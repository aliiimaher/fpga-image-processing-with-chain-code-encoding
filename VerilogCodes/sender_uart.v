==> flow/design.v <==
`timescale 1ns / 1ps
module sender_uart (
	input wire clk,
	input wire rst,
	input wire [7:0] tx_data,
	input wire ready,
	output reg tx_out
);
  reg [7:0] data_reg;
  reg [3:0] bit_count = 0;
always @(posedge clk or posedge rst)
	if (!rst) begin
		if (ready) begin
			if (bit_count == 0) begin
				data_reg <= tx_data;
				tx_out <= 1'b0;
				bit_count <= bit_count + 1;
			end else if (bit_count < 9) begin
				tx_out <= data_reg[bit_count - 1];
				bit_count <= bit_count + 1;
			end else if (bit_count == 9) begin
				tx_out <= 1'b1;
				bit_count <= 0;
			end else if (bit_count == 10) begin
				tx_out <= 1'bX; 
				bit_count <= 0;
			end
		end
	end
endmodule
[Reports on sender_uart]
What the tools print for sender_uart, step after step.
Line numbers count from 1 in the design file above.
Operators: Yosys type, input widths -> output width; for muxes data width and select width s.
Library cell names are shortened.
A cell with - has no value.
Set-up
  top: sender_uart
  clock input: clk
  library: sky130hd
  corner: tt_025C_1v80

[Word level]
Source: Yosys, flattened and elaborated, memories not mapped. Widths are those after wreduce. Registers that Yosys merges into a memory's read port (data or address) are not register bits. Print and check cells do not count. Equal cells are merged and count once.
Storage and ports
  memory cells: 0
  input port bits: 11
  ROM bits: 0
  memory bits (writable): 0
  word width x clocked read ports: 0
  bits in latches: 0
  word-level cells: 20
  register bits after elaboration: 13
  output and inout bits: 1
Cells by class
  equality and inequality tests: 2
  mux-type cells: 6
  div/mod/pow operators: 0
  reductions and logical operators: 4
  order comparisons: 1
  bitwise gates (word level): 1
  add/sub/neg operators: 2
  $mul: 0
  shifts and indexed selects: 1
Operator list (count)
  $mux 4: 4
  $eq 4x4->1 const B: 2
  $shiftx 8x5->1: 1
  $reduce_and 3->1: 2
  $sub 4x1->5 const B: 1
  $add 4x1->4 const B: 1
  $lt 4x4->1 const B: 1
  $logic_not 4->1: 1
  $reduce_bool 4->1: 1
  $mux 1: 2
  $not 1->1: 1

[Logic depth]
Longest topological path by Yosys (ltp), each cell counted once; first at word level (registers and memories cut), then after technology mapping (sequential cells cut; the memories' decode and read muxes count).
Depth
  depth after elaboration: 5
  ABC_AREA: 0
  depth in mapped cells: 7
  mapped depth without buffers: 6

[Netlist]
Yosys stat after the flow's synthesis: flattened, memories mapped to cells. It holds for the ABC_AREA given above (unset counts as 0); a run with the other value may have another netlist.
Mapped netlist
  mapped cells: 53
  flip-flop cells: 13
  buffers: 2
  sequential area: 390.4 um^2
  cell area after synthesis: 689.4 um^2
Cells by type
  edfxtp_1: count 13, total area 390.374 um^2
  ha_1: count 5, total area 62.56 um^2
  nand2b_1: count 5, total area 31.28 um^2
  mux4_2: count 1, total area 22.522 um^2
  nor4b_1: count 2, total area 17.517 um^2
  a21boi_0: count 2, total area 15.014 um^2
  nand3b_1: count 2, total area 15.014 um^2
  buf_6: count 1, total area 11.261 um^2
  inv_1: count 3, total area 11.261 um^2
  nand2_1: count 3, total area 11.261 um^2
  a21oi_1: count 2, total area 10.01 um^2
  mux2i_1: count 1, total area 10.01 um^2
  nand3_1: count 2, total area 10.01 um^2
  nor3_1: count 2, total area 10.01 um^2
  a221oi_1: count 1, total area 8.758 um^2
  and3b_1: count 1, total area 8.758 um^2
  o31a_1: count 1, total area 8.758 um^2
  o32ai_1: count 1, total area 8.758 um^2
Not listed: further types 5, cells in them 5.

[Timing after synthesis]
Path of least setup slack by OpenSTA after synthesis, without wires, with an ideal clock, recovery checks aside; 20% of the period is set as input and as output delay. Where synthesis merged equal registers, the netlist keeps one of their names.
Path post-synthesis
  path type: register to register
  start: register bit_count[0]
  end: register data_reg[0]
  time at the first pin: 0.000 ns
  stages on the path: 6
  path delay: 2.217 ns
  setup time: 0.398 ns
  clock period: 2.55 ns
  arrival: 1.819 ns
  path buffers: 1
  required time: 2.152 ns
  slack: 0.333 ns
  synthesis period reached: 2.217 ns
"path delay" = arrival - input delay + setup time.
"stages on the path": output pins that drive a net of the path, with the launching flip-flop's if there is one; two outputs of one cell count as two.
"synthesis period reached" = period - worst setup slack (recovery checks aside). The figure is calculated, with input and output delays left at 20% of the set period.
The rows between start and end are the longest chain of elaborated cells between them; the timing report does not say that the signal goes this way. Where chains are equally long, one stands for them.
A line is the first line of the expression or statement that the cell stems from. Yosys adds cells for indexed reads and writes and turns some case tables into memories.
A register here has more assigning lines than the two given.
On the way, post-synthesis
  path through: edfxtp_1 > buf_6 > inv_1 > ha_1 > nand2b_1 > nor4b_1
  length of the longest elaborated chain: 2
  elaborated cells on any way between the ends: 2
  source lines of those cells: 1
  classes of those cells: reduce/logical (2)
Ends and longest elaborated chain, post-synthesis
  from (decl): RTL line 10  | reg [3:0] bit_count = 0;
  from (assign): RTL line 17  | bit_count <= bit_count + 1;
  from (assign): RTL line 20  | bit_count <= bit_count + 1;
  $logic_not 4->1: RTL line 14  | if (bit_count == 0) begin
  $reduce_and 3->1
  to (assign): RTL line 15  | data_reg <= tx_data;
  to (decl): RTL line 9  | reg [7:0] data_reg;

[Path in the finished layout]
Path of least setup slack in the final report of run 1 (OpenROAD, finished layout, wires in). Where an end is a register, its clock arrival counts in the times.
Path after layout
  path type: register to register
  start: register bit_count[0]
  end: register tx_out
  clock period: 3.03 ns
  required time: 3.06 ns
  setup time: 0.24 ns
  time at the first pin: 0.27 ns
  stages on the path: 7
  arrival: 2.23 ns
  slack: 0.83 ns
  path buffers: 0
The rows between start and end are the longest chain of elaborated cells between them; the timing report does not say that the signal goes this way. Where chains are equally long, one stands for them.
A register here has more assigning lines than the two given.
The path ends at the data pin of a flip-flop with enable; ways to the enable are not counted.
On the way, after layout
  path through: edfxtp_1 > inv_1 > ha_1 > mux4_2 > o31a_1 > a31oi_1 > o21ai_1
  length of the longest elaborated chain: 3
  elaborated cells on any way between the ends: 7
  source lines of those cells: 4
  classes of those cells: add/sub (1); compare (1); eq/ne (1); shift (1); mux (2); reduce/logical (1)
Ends and longest elaborated chain, after layout
  from (decl): RTL line 10  | reg [3:0] bit_count = 0;
  from (assign): RTL line 17  | bit_count <= bit_count + 1;
  from (assign): RTL line 20  | bit_count <= bit_count + 1;
  $sub 4x1->5: RTL line 19  | tx_out <= data_reg[bit_count - 1];
  $shiftx 8x5->1: RTL line 19
  $mux 1: RTL line 18  | end else if (bit_count < 9) begin
  to (assign): RTL line 16  | tx_out <= 1'b0;
  to (assign): RTL line 19
  to (decl): RTL line 7  | output reg tx_out

Top module sender_uart; platform sky130hd; tools Yosys and OpenROAD; 2 stored runs in no particular order. Input and output delays are each 20% of the period that was set; the output load is 0.01 pF.
"achieved clock period" = clock period - worst setup slack. The figure is calculated, with input and output delays left at 20% of the set period.

==> run 1: settings <==
{ "period_ns": 3.03, "CORE_UTILIZATION": 33, "PLACE_DENSITY": 0.42, "HOLD_SLACK_MARGIN": 0.15, "TNS_END_PERCENT": 5, "CTS_CLUSTER_SIZE": 90, "CAP_MARGIN": 25, "MAX_ROUTING_LAYER": "met4", "CORE_MARGIN": 2, "SLEW_MARGIN": 20 }
==> run 1: results <==
standard-cell area after layout: 852.1 um^2
achieved clock period: 2.202 ns
area of the die: 2,470.6 um^2
synthesized cell area: 689.4 um^2
post-route worst hold slack: 0.749 ns
final design utilization: 43.4%
setup TNS: 0.000 ns
lowest setup slack: 0.828 ns

==> run 2: settings <==
{ "period_ns": 2.48, "CORE_UTILIZATION": 61, "PLACE_DENSITY": 0.46, "CORE_MARGIN": 4, "CELL_PAD_IN_SITES_GLOBAL_PLACEMENT": 1, "ABC_AREA": 1, "GPL_TIMING_DRIVEN": 0, "GPL_ROUTABILITY_DRIVEN": 1, "SLEW_MARGIN": 30, "CAP_MARGIN": 20 }
==> run 2: results <==
stopped before the end: placement reported GPL-0301
