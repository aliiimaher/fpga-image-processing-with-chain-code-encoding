==> flow/design.v <==
`timescale 1ns / 1ps
module receiver_uart (
	input wire clk,
	input wire rst,
	input wire rx_in,
	output reg [7:0] rx_data,
	output reg ready
);
	reg [3:0] bit_count = 0; 
	always @(posedge clk or posedge rst)
		if (!rst) begin   
			if (bit_count == 0) begin
				rx_data <= 8'bX;
				if (rx_in == 1'b0) begin
					bit_count <= 1;
					ready <= 0;
				end
			end else if (bit_count < 9 && bit_count > 0) begin
				rx_data[bit_count - 1] <= rx_in;
				bit_count <= bit_count + 1;
			end else if (rx_in == 1'b1 && bit_count == 9) begin
				ready <= 1;
				bit_count <= 4'b0;
			end               
		end
endmodule
**Reports on receiver_uart**

What the tools print for receiver_uart, step after step.
Line numbers count from 1 in the design file above.
Operators carry their Yosys type and port widths (W data, S select, Z words).
Library cell names are shortened.
Not given: --

- Top module: receiver_uart
- Clock port: clk
- Library: sky130hd
- Timing corner: tt_025C_1v80

**Word level**

Yosys after proc, flatten, opt, wreduce and memory -nomap, before mapping. Memory bits, and registers merged into a memory's read port (data or address), are not among the register bits. Print and check cells are not counted. Equal cells are merged and count once.

- Add/subtract/negate cells: 3
- Magnitude comparators: 2
- Equality and inequality tests: 3
- Shift operators: 2
- Muxes and demuxes: 10
- Bitwise gates (word level): 4
- Reductions and logical operators: 9

Operators by type and width:

| operator | number |
|---|---|
| $shift A1 B33 Y8 | 1 |
| $shift A1 B33 Y8 const A | 1 |
| $neg A32 Y33 | 1 |
| $mux W8 | 2 |
| $mux W4 | 4 |
| $and A8 B8 Y8 | 1 |
| $or A8 B8 Y8 | 1 |
| $not A8 Y8 | 1 |
| $sub A4 B1 Y5 const B | 1 |
| $ne A2 B2 Y1 const B | 2 |
| $reduce_bool A2 Y1 | 2 |
| $add A4 B1 Y4 const B | 1 |
| $gt A4 B1 Y1 const B | 1 |
| $lt A4 B4 Y1 const B | 1 |
| $eq A4 B4 Y1 const B | 1 |
| $logic_not A4 Y1 | 1 |
| $reduce_and A4 Y1 | 1 |
| $mux W1 | 4 |
| $reduce_and A3 Y1 | 1 |
| $reduce_bool A3 Y1 | 1 |
| $logic_and A1 B1 Y1 | 2 |
| $reduce_and A2 Y1 | 1 |
| $not A1 Y1 | 1 |

- Register bits: 13
- Input port bits: 3
- Output and inout bits: 9
- Word-level cells: 36

**Depth**

Depth = most cells in a row (Yosys ltp): at word level without a register or memory, in the mapped netlist without a sequential cell, where the memories' decode and read muxes count.

- Word-level depth: 8
- ABC_AREA: 0
- Mapped depth: 13
- Mapped depth without buffers: 13

**Netlist**

Yosys stat after the flow's synthesis: flattened, memories mapped to cells. It holds for the ABC_AREA given above (unset counts as 0); a run with the other value may have another netlist.

- Cells in the netlist: 102
- Synthesis area: 1068.5 µm²
- Area of sequential cells: 390.4 µm²
- Flip-flops: 13
- Buffers: 4

Cell types:

| type | number | area in all (µm²) |
|---|---|---|
| edfxtp_1 | 13 | 390.374 |
| ha_1 | 13 | 162.656 |
| mux2_1 | 7 | 78.826 |
| nand3_1 | 9 | 45.043 |
| nor2_1 | 10 | 37.536 |
| nand2_1 | 8 | 30.029 |
| xor2_4 | 1 | 27.526 |
| and4bb_1 | 2 | 25.024 |
| nand4_1 | 4 | 25.024 |
| a21boi_4 | 1 | 18.768 |
| inv_1 | 5 | 18.768 |
| nand4b_1 | 2 | 17.517 |
| xnor2_2 | 1 | 16.266 |
| a211oi_1 | 2 | 15.014 |
| a21oi_1 | 3 | 15.014 |
| mux2_4 | 1 | 15.014 |
| or2_2 | 2 | 12.512 |
| clkbuf_1 | 3 | 11.261 |

Not listed: further types 13, cells in them 15.

**Timing after synthesis**

Path of least setup slack by OpenSTA after synthesis, without wires, with an ideal clock, recovery checks aside; 20% of the period is set as input and as output delay. Where synthesis merged equal registers, the netlist keeps one of their names.

- Path kind: reg2reg
- Start: register bit_count[0]
- End: register rx_data[3]
- Period: 6.57 ns
- Setup time: 0.262 ns
- Time at the first pin: 0.000 ns
- Data arrival time: 2.888 ns
- Data required time: 6.308 ns
- Slack: 3.419 ns
- Path delay: 3.150 ns
- Stages: 13
- Buffers on the path: 1
- Synthesis period reached: 3.151 ns

"path delay" is the arrival time less input delay plus setup time.
"stages": output pins that drive a net of the path, with the launching flip-flop's if there is one; two outputs of one cell count as two.
"synthesis period reached" is the clock period less the worst setup slack; recovery checks do not enter. This is arithmetic on one report: input and output delays are still those of the set period (20% each).
The rows between start and end are the longest chain of elaborated cells between them; the timing report does not say that the signal goes this way. Where chains are equally long, one stands for them.
Each line given opens the expression or statement behind the cell; cells for indexed reads and writes are added by Yosys, which also makes memories of some case tables.
A register here has more assigning lines than the two given.
Where a signal picks the word or bit written, the line may be left out of the assigning lines.
The path ends at the data pin of a flip-flop with enable; ways to the enable are not counted.

- Cells stage by stage: edfxtp_1 clkbuf_1 inv_1 ha_1 xor2_1 nor2_1 nand3_1 ha_1 and4bb_1 nand4_1 nor3_1 nand3_1 mux2_1
- Length of the longest elaborated chain: 8
- Elaborated cells between the ends (all ways): 13
- Source lines of those cells: 3
- Classes of those cells: add/sub: 2; compare: 2; shift: 2; mux: 2; logic: 3; reduce/logical: 2

RTL lines, path after synthesis:

| what | line | RTL |
|---|---|---|
| start: declaration | 9 | `reg [3:0] bit_count = 0;` |
| start: assignment | 15 | `bit_count <= 1;` |
| start: assignment | 20 | `bit_count <= bit_count + 1;` |
| $sub A4 B1 Y5 | 19 | `rx_data[bit_count - 1] <= rx_in;` |
| $neg A32 Y33 | 19 |  |
| $shift A1 B33 Y8 | 19 |  |
| $not A8 Y8 | 19 |  |
| $and A8 B8 Y8 | 19 |  |
| $or A8 B8 Y8 | 19 |  |
| $mux W8 | 18 | `end else if (bit_count < 9 && bit_count > 0) begin` |
| $mux W8 | 12 | `if (bit_count == 0) begin` |
| end: assignment | 13 | `rx_data <= 8'bX;` |
| end: declaration | 6 | `output reg [7:0] rx_data,` |

**Path in the finished layout**

From the final timing report of entry A: the path of least setup slack in the routed layout; clock arrival at registers is part of the times.

- Path kind: reg2reg
- Start: register bit_count[1]
- End: register rx_data[6]
- Period: 3.25 ns
- Setup time: 0.24 ns
- Time at the first pin: 0.30 ns
- Data arrival time: 3.19 ns
- Data required time: 3.30 ns
- Slack: 0.11 ns
- Stages: 14
- Buffers on the path: 1

The rows between start and end are the longest chain of elaborated cells between them; the timing report does not say that the signal goes this way. Where chains are equally long, one stands for them.
A register here has more assigning lines than the two given.
Where a signal picks the word or bit written, the line may be left out of the assigning lines.
The path ends at the data pin of a flip-flop with enable; ways to the enable are not counted.

- Cells stage by stage: edfxtp_1 inv_1 ha_1 a21boi_4 xor2_4 nor2_2 nand3_1 ha_1 and4bb_1 nand4_1 buf_4 nor2_2 nand4b_1 mux2_1
- Length of the longest elaborated chain: 8
- Elaborated cells between the ends (all ways): 13
- Source lines of those cells: 3
- Classes of those cells: add/sub: 2; compare: 2; shift: 2; mux: 2; logic: 3; reduce/logical: 2

RTL lines, path after layout:

| what | line | RTL |
|---|---|---|
| start: declaration | 9 | `reg [3:0] bit_count = 0;` |
| start: assignment | 15 | `bit_count <= 1;` |
| start: assignment | 20 | `bit_count <= bit_count + 1;` |
| $sub A4 B1 Y5 | 19 | `rx_data[bit_count - 1] <= rx_in;` |
| $neg A32 Y33 | 19 |  |
| $shift A1 B33 Y8 | 19 |  |
| $not A8 Y8 | 19 |  |
| $and A8 B8 Y8 | 19 |  |
| $or A8 B8 Y8 | 19 |  |
| $mux W8 | 18 | `end else if (bit_count < 9 && bit_count > 0) begin` |
| $mux W8 | 12 | `if (bit_count == 0) begin` |
| end: assignment | 13 | `rx_data <= 8'bX;` |
| end: declaration | 6 | `output reg [7:0] rx_data,` |

Subject: flow runs of receiver_uart

Hi,

2 stored runs of receiver_uart in the flow (synthesis by Yosys, layout by OpenROAD, sky130hd cells), in arbitrary order. Constraints: input delay and output delay 20% of the set period each, output load 0.01 pF.
"period reached" = clock period - worst setup slack. The figure is calculated, with input and output delays left at 20% of the set period.
"time used up by the worst setup path" means the part of the period allowed to the worst setup path (the constraints hold back 20% at inputs and 20% at outputs) less its slack; where the path has registers, the arrival times of their clocks count too.
"total power of the final layout": no workload was simulated; the value follows from the tool's default switching activity.
A setting shown as - is not set for that run.

| setting or result | entry A | entry B |
|---|---|---|
| period_ns | 3.25 | 4.19 |
| CORE_UTILIZATION | 40 | 28 |
| PLACE_DENSITY | 0.67 | - |
| CORE_MARGIN | 2 | 3 |
| CELL_PAD_IN_SITES_GLOBAL_PLACEMENT | 0 | - |
| GPL_TIMING_DRIVEN | 0 | 1 |
| CTS_CLUSTER_SIZE | 35 | 20 |
| CAP_MARGIN | 20 | 20 |
| SLEW_MARGIN | 20 | 20 |
| PLACE_DENSITY_LB_ADDON | - | 0.26 |
| CORE_ASPECT_RATIO | - | 0.7 |
| ABC_AREA | - | 0 |
| MAX_ROUTING_LAYER | - | met5 |
| full die area (µm²) | 3100.8 | 4605.3 |
| time used up by the worst setup path (ns) | 3.14 | 3.48 |
| type of the worst setup path | reg2reg | reg2reg |
| lowest setup slack (ns) | 0.115 | 0.714 |
| standard-cell area after layout (µm²) | 1286.2 | 1270.0 |
| setup total negative slack (ns) | 0.000 | 0.000 |
| final worst hold slack (ns) | 0.570 | 0.564 |
| total power of the final layout (W) | 0.0005675 | 0.0004499 |
| cell area after synthesis (µm²) | 1068.5 | 1068.5 |
| period reached (ns) | 3.135 | 3.476 |
| utilization after routing (%) | 51.5 | 35.2 |

Regards
